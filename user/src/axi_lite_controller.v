==> flow/design.v <==
module axi_lite_controller
#(
        parameter AXI_ADDRESS_WIDTH = 5
)
(
        input                                           aclk            ,
        input                                           aresetn         ,
        input           [AXI_ADDRESS_WIDTH - 1:0]       saxi_awaddr     ,
        input                                           saxi_awvalid    ,
        output                                          saxi_awready    ,
        input           [AXI_ADDRESS_WIDTH - 1:0]       saxi_araddr     ,
        output                                          saxi_arready    ,
        input                                           saxi_arvalid    ,
        input           [31:0]                          saxi_wdata      ,
        input                                           saxi_wvalid     ,
        output                                          saxi_wready     ,
        output   reg    [31:0]                          saxi_rdata      ,
        output                                          saxi_rvalid     ,
        input                                           saxi_rready     ,
        output                                          saxi_bvalid     ,
        input                                           saxi_bready     ,
        output          [31:0]                          reg1            ,
        output          [31:0]                          reg2
);
reg [31:0] r_reg1;
reg [31:0] r_reg2;
assign reg1 = r_reg1;
assign reg2 = r_reg2;
reg r_saxi_awready;
assign saxi_awready = r_saxi_awready;
always @(posedge aclk or negedge aresetn)
        if (!aresetn)
                r_saxi_awready <= 1'b0;
        else
                if (saxi_awvalid)
                        r_saxi_awready <= 1'b1;
                else
                        r_saxi_awready <= 1'b0;
reg [AXI_ADDRESS_WIDTH - 1:0] axi_awaddr_buffer;
always @(posedge aclk or negedge aresetn)
        if (!aresetn)
                axi_awaddr_buffer <= 'b0;
        else
                if (saxi_awvalid && saxi_awready)  
                        axi_awaddr_buffer <= saxi_awaddr;
                else
                        axi_awaddr_buffer <= axi_awaddr_buffer;
reg r_saxi_wready;
assign saxi_wready = r_saxi_wready;
always @(posedge aclk or negedge aresetn)
        if (!aresetn)
                r_saxi_wready <= 1'b0;
        else
                if (saxi_wvalid)
                        r_saxi_wready <= 1'b1;
                else
                        r_saxi_wready <= 1'b0;
reg axi_need_resp;  
always @(posedge aclk or negedge aresetn)
        if (!aresetn)
                axi_need_resp <= 1'b0;
        else
                if (saxi_awvalid && saxi_awready)  
                        axi_need_resp <= 1'b1;
                else
                        axi_need_resp <= 1'b0;
wire [AXI_ADDRESS_WIDTH - 1:0] axi_awaddr;  
assign axi_awaddr = (saxi_awvalid && saxi_wvalid && saxi_wready && saxi_wvalid) ? saxi_awaddr : axi_awaddr_buffer;
reg r_saxi_bvalid;
assign saxi_bvalid = r_saxi_bvalid;
always @(posedge aclk or negedge aresetn)
        if (!aresetn)
                r_saxi_bvalid <= 1'b0;
        else
                begin
                        if (axi_need_resp)  
                                r_saxi_bvalid <= 1'b1;
                        if (saxi_bvalid && saxi_bready)  
                                r_saxi_bvalid <= 1'b0;
                end
reg r_saxi_arready;
assign saxi_arready = r_saxi_arready;
always @(posedge aclk or negedge aresetn)
        if (!aresetn)
                r_saxi_arready <= 1'b0;
        else
                if (saxi_arvalid)
                        r_saxi_arready <= 1'b1;
                else
                        r_saxi_arready <= 1'b0;
reg [AXI_ADDRESS_WIDTH - 1:0]   axi_araddr      ;
reg                             axi_need_read   ;  
always @(posedge aclk or negedge aresetn)
        if (!aresetn)
                begin
                        axi_araddr <= 'b0;
                        axi_need_read <= 1'b0;
                end
        else
                begin
                        if (saxi_rvalid && saxi_rready)  
                                begin
                                        axi_araddr <= saxi_araddr;
                                        axi_need_read <= 1'b1;
                                end
                        else
                                begin
                                        axi_araddr <= axi_araddr;
                                        axi_need_read <= 1'b0;
                                end
                end
reg axi_wait_for_read;  
reg [31:0] axi_data_to_read;  
reg r_saxi_rvalid;
assign saxi_rvalid = r_saxi_rvalid;
always @(posedge aclk or negedge aresetn)
        if (!aresetn)
                begin
                        r_saxi_rvalid <= 1'b0;
                        saxi_rdata <= 32'b0;
                        axi_wait_for_read <= 1'b0;
                end
        else
                begin
                        if (axi_wait_for_read)  
                                if (saxi_rready)  
                                        begin
                                                r_saxi_rvalid <= 1'b1;
                                                saxi_rdata <= axi_data_to_read;  
                                                axi_wait_for_read <= 1'b0;  
                                        end
                        else  
                                if (axi_need_read && saxi_rready)  
                                        begin
                                                saxi_rdata <= axi_data_to_read;  
                                                r_saxi_rvalid <= 1'b1;  
                                        end
                                else if (axi_need_read)  
                                        begin
                                                axi_wait_for_read <= 1'b1;  
                                                r_saxi_rvalid <= 1'b0;  
                                        end
                                else
                                        r_saxi_rvalid <= 1'b0;
                end
always @(posedge aclk or negedge aresetn)
        if (!aresetn)  
                begin
                        r_reg1 <= 32'b0;
                        r_reg2 <= 32'b0;
                end
        else
                begin
                        if (saxi_wvalid && saxi_wready)  
                                case (axi_awaddr)  
                                        'h00: 
                                                r_reg1 <= saxi_wdata;
                                        'h04: 
                                                r_reg2 <= saxi_wdata;
                                        default: 
                                                begin end  
                                endcase
                        else
                                begin
                                        r_reg1 <= r_reg1;
                                        r_reg2 <= r_reg2;
                                end
                end
always @(*)
        case (axi_araddr)
                'h00: 
                        axi_data_to_read = r_reg1;
                'h04: 
                        axi_data_to_read = r_reg2;
                default: 
                        axi_data_to_read = 32'b0;
        endcase
endmodule
## Reports on axi_lite_controller

What the tools print for axi_lite_controller, step after step.
Line numbers count from 1 in the design file above.
Library cell names are shortened.
Not given: -

| set-up | value |
|---|---|
| design top | axi_lite_controller |
| clock input | aclk |
| cell library | sky130hd |
| corner | tt_025C_1v80 |

## Word-level counts

Counts by Yosys on the flattened word-level netlist (proc, flatten, opt, wreduce; memories kept). Register bits leave out memories and registers merged into their read ports (data or address). Print and check cells are left out. Cells with the same type and inputs are merged into one.

| bit counts | value |
|---|---|
| bits in registers | 114 |
| input port bits | 49 |
| output and inout bits | 101 |
| cells after elaboration | 45 |

| cells by class | value |
|---|---|
| equality and inequality tests | 2 |
| mux-type cells | 15 |
| reduce/logical cells | 15 |

Operator list:

| cell | number |
|---|---|
| parallel mux 32 bit (select 2 bit) | 1 |
| two-way mux 32 bit | 2 |
| two-way mux 1 bit | 11 |
| equality test 5 x 3 -> 1 bit with constant B | 2 |
| logical NOT 5 bit | 2 |
| logical AND 1 bit | 8 |
| AND reduction 2 bit | 3 |
| two-way mux 5 bit | 1 |
| nonzero test 2 bit | 2 |

## Depth

Yosys ltp: most cells in a row. Word level: on the elaborated netlist, between registers, memories and ports. Mapped: between sequential cells and ports; inverters and the memories' decode and read muxes count.

| depth | value |
|---|---|
| depth in word-level cells | 6 |
| ABC_AREA | 0 |
| depth in mapped cells | 5 |

## After synthesis

Source: synth_stat.txt of the flow (Yosys; design flattened, memories mapped). It holds for the ABC_AREA given above (unset counts as 0); a run with the other value may have another netlist.
Totals and module areas in this step are rounded.

| mapped netlist | value |
|---|---|
| standard cells after synthesis | 329 |
| mapped area | 4440 um^2 |
| area of sequential cells | 2830 um^2 |
| flip-flops | 113 |
| buffers | 19 |

Cell types:

| cell type | number | area in all (um^2) |
|---|---|---|
| dfrtp_1 | 113 | 2.83E+03 |
| mux2_2 | 72 | 810.778 |
| a22oi_1 | 32 | 240.23 |
| o21ai_0 | 30 | 150.144 |
| nand2_1 | 36 | 135.13 |
| buf_2 | 9 | 45.043 |
| buf_6 | 3 | 33.782 |
| mux2i_1 | 3 | 30.029 |
| clkbuf_1 | 7 | 26.275 |
| o21ai_1 | 4 | 20.019 |
| inv_1 | 5 | 18.768 |
| a21oi_4 | 1 | 16.266 |
| nand3_1 | 3 | 15.014 |
| nor4_1 | 2 | 12.512 |
| mux2_1 | 1 | 11.261 |
| nor2_1 | 3 | 11.261 |
| or4_4 | 1 | 11.261 |
| or4_1 | 1 | 7.507 |

Other cell types: 3; their cells: 3.

## Timing after synthesis

Path of least setup slack by OpenSTA after synthesis, without wires, with an ideal clock, recovery checks aside; 20% of the period is set as input and as output delay. Where synthesis merged equal registers, the netlist keeps one of their names.

| timing post-synthesis | value |
|---|---|
| kind | input-to-reg |
| start | input saxi_awvalid |
| end | register r_reg2[10] |
| period | 3910 ps |
| library setup time | 125 ps |
| launch time at the first pin | 782 ps |
| arrival | 2117 ps |
| data required time | 3785 ps |
| setup slack | 1668 ps |
| path delay | 1460 ps |
| stages | 5 |
| buffers on the path | 1 |
| synthesis period reached | 2242 ps |

"path delay" = arrival - input delay + setup time.
"stages" counts driving pins, that of a launching flip-flop among them; a cell with two outputs on the path counts twice.
"synthesis period reached" is the clock period less the worst setup slack; recovery checks do not enter. This is arithmetic on one report: input and output delays are still those of the set period (20% each).
Between the ends stands the longest chain of elaborated cells between them, by number of cells; it is not shown to be the way that was timed. Of several equally long chains one is given.
Each line given opens the expression or statement behind the cell; cells for indexed reads and writes are added by Yosys, which also makes memories of some case tables.
A register here has more assigning lines than the two given.

| between the ends, post-synthesis | value |
|---|---|
| path through | nand3_1 or4_4 a21oi_4 buf_6 mux2_2 |
| length of the longest elaborated chain | 6 |

Ends and longest elaborated chain, post-synthesis:

| what | line | source |
|---|---|---|
| start: declaration | 9 | `input                                           saxi_awvalid    ,` |
| logical AND 1 bit x3 | 68 | `assign axi_awaddr = (saxi_awvalid && saxi_wvalid && saxi_wready && saxi_wvalid) ? saxi_awaddr : axi_awaddr_buf ...` |
| two-way mux 5 bit | 68 |  |
| equality test 5 x 3 -> 1 bit | 155 | `case (axi_awaddr)` |
| AND reduction 2 bit | - |  |
| end: assignment | 159 | `r_reg2 <= saxi_wdata;` |
| end: assignment | 166 | `r_reg2 <= r_reg2;` |
| end: declaration | 26 | `reg [31:0] r_reg2;` |

## Timing after layout

From the final timing report of run 1: the path of least setup slack in the routed layout; clock arrival at registers is part of the times.
The path's times are printed in steps of 10 ps; the period is the one set.

| timing post-layout | value |
|---|---|
| kind | input-to-reg |
| start | input saxi_awaddr[1] |
| end | register r_reg2[11] |
| period | 1340 ps |
| library setup time | 120 ps |
| launch time at the first pin | 270 ps |
| arrival | 2190 ps |
| data required time | 1630 ps |
| setup slack | -560 ps |
| stages | 7 |
| buffers on the path | 4 |

Between the ends stands the longest chain of elaborated cells between them, by number of cells; it is not shown to be the way that was timed. Of several equally long chains one is given.
A register here has more assigning lines than the two given.

| between the ends, post-layout | value |
|---|---|
| path through | clkdlybuf4s50_1 or4_4 a21oi_4 buf_6 buf_12 buf_16 mux2_4 |
| length of the longest elaborated chain | 3 |

Ends and longest elaborated chain, post-layout:

| what | line | source |
|---|---|---|
| start: declaration | 8 | `input           [AXI_ADDRESS_WIDTH - 1:0]       saxi_awaddr     ,` |
| two-way mux 5 bit | 68 | `assign axi_awaddr = (saxi_awvalid && saxi_wvalid && saxi_wready && saxi_wvalid) ? saxi_awaddr : axi_awaddr_buf ...` |
| equality test 5 x 3 -> 1 bit | 155 | `case (axi_awaddr)` |
| AND reduction 2 bit | - |  |
| end: assignment | 159 | `r_reg2 <= saxi_wdata;` |
| end: assignment | 166 | `r_reg2 <= r_reg2;` |
| end: declaration | 26 | `reg [31:0] r_reg2;` |

Stored flow runs of axi_lite_controller (2 of them; Yosys, OpenROAD, sky130hd). They differ in their settings and are not a sequence. Constraints: input delay and output delay 20% of the set period each, output load 0.01 pF.
"clock period reached" is the run's clock period less its worst setup slack. It is reckoned from that one timing run; input and output delays stay at 20% of the period that was set.
"critical path time" means the part of the period allowed to the worst setup path (the constraints hold back 20% at inputs and 20% at outputs) less its slack; where the path has registers, the arrival times of their clocks count too.
"total power after layout" rests on the timing tool's default activity at the inputs, not on a simulated workload.
"critical path time" is given in steps of 10 ps.
Results are given in rounded form.
Among the settings, -- means not set for that run.

| setting or result | run 1 | run 2 |
|---|---|---|
| period_ns | 1.34 | 1.6 |
| CORE_UTILIZATION | 32 | 40 |
| SETUP_SLACK_MARGIN | 0.1 | -- |
| CORE_ASPECT_RATIO | 1.03 | -- |
| CELL_PAD_IN_SITES_DETAIL_PLACEMENT | 1 | -- |
| GPL_ROUTABILITY_DRIVEN | 1 | -- |
| CTS_CLUSTER_DIAMETER | 194 | -- |
| CAP_MARGIN | 20 | 20 |
| SLEW_MARGIN | 5 | 20 |
| CORE_MARGIN | 2 | 2 |
| synthesis area (um^2) | 4440 | 4440 |
| clock period reached (ps) | 1901 | 1804 |
| standard-cell area after layout (um^2) | 8290 | 7620 |
| total power after layout (uW) | 13700 | 10300 |
| post-route utilization (%) | 61.4 | 70.3 |
| setup slack of the critical path (ps) | -561 | -204 |
| die outline area (um^2) | 14800 | 12000 |
| critical path time (ps) | 1630 | 1800 |
| critical path kind | input-to-reg | reg-to-reg |
| final setup TNS (ps) | -44200 | -14300 |
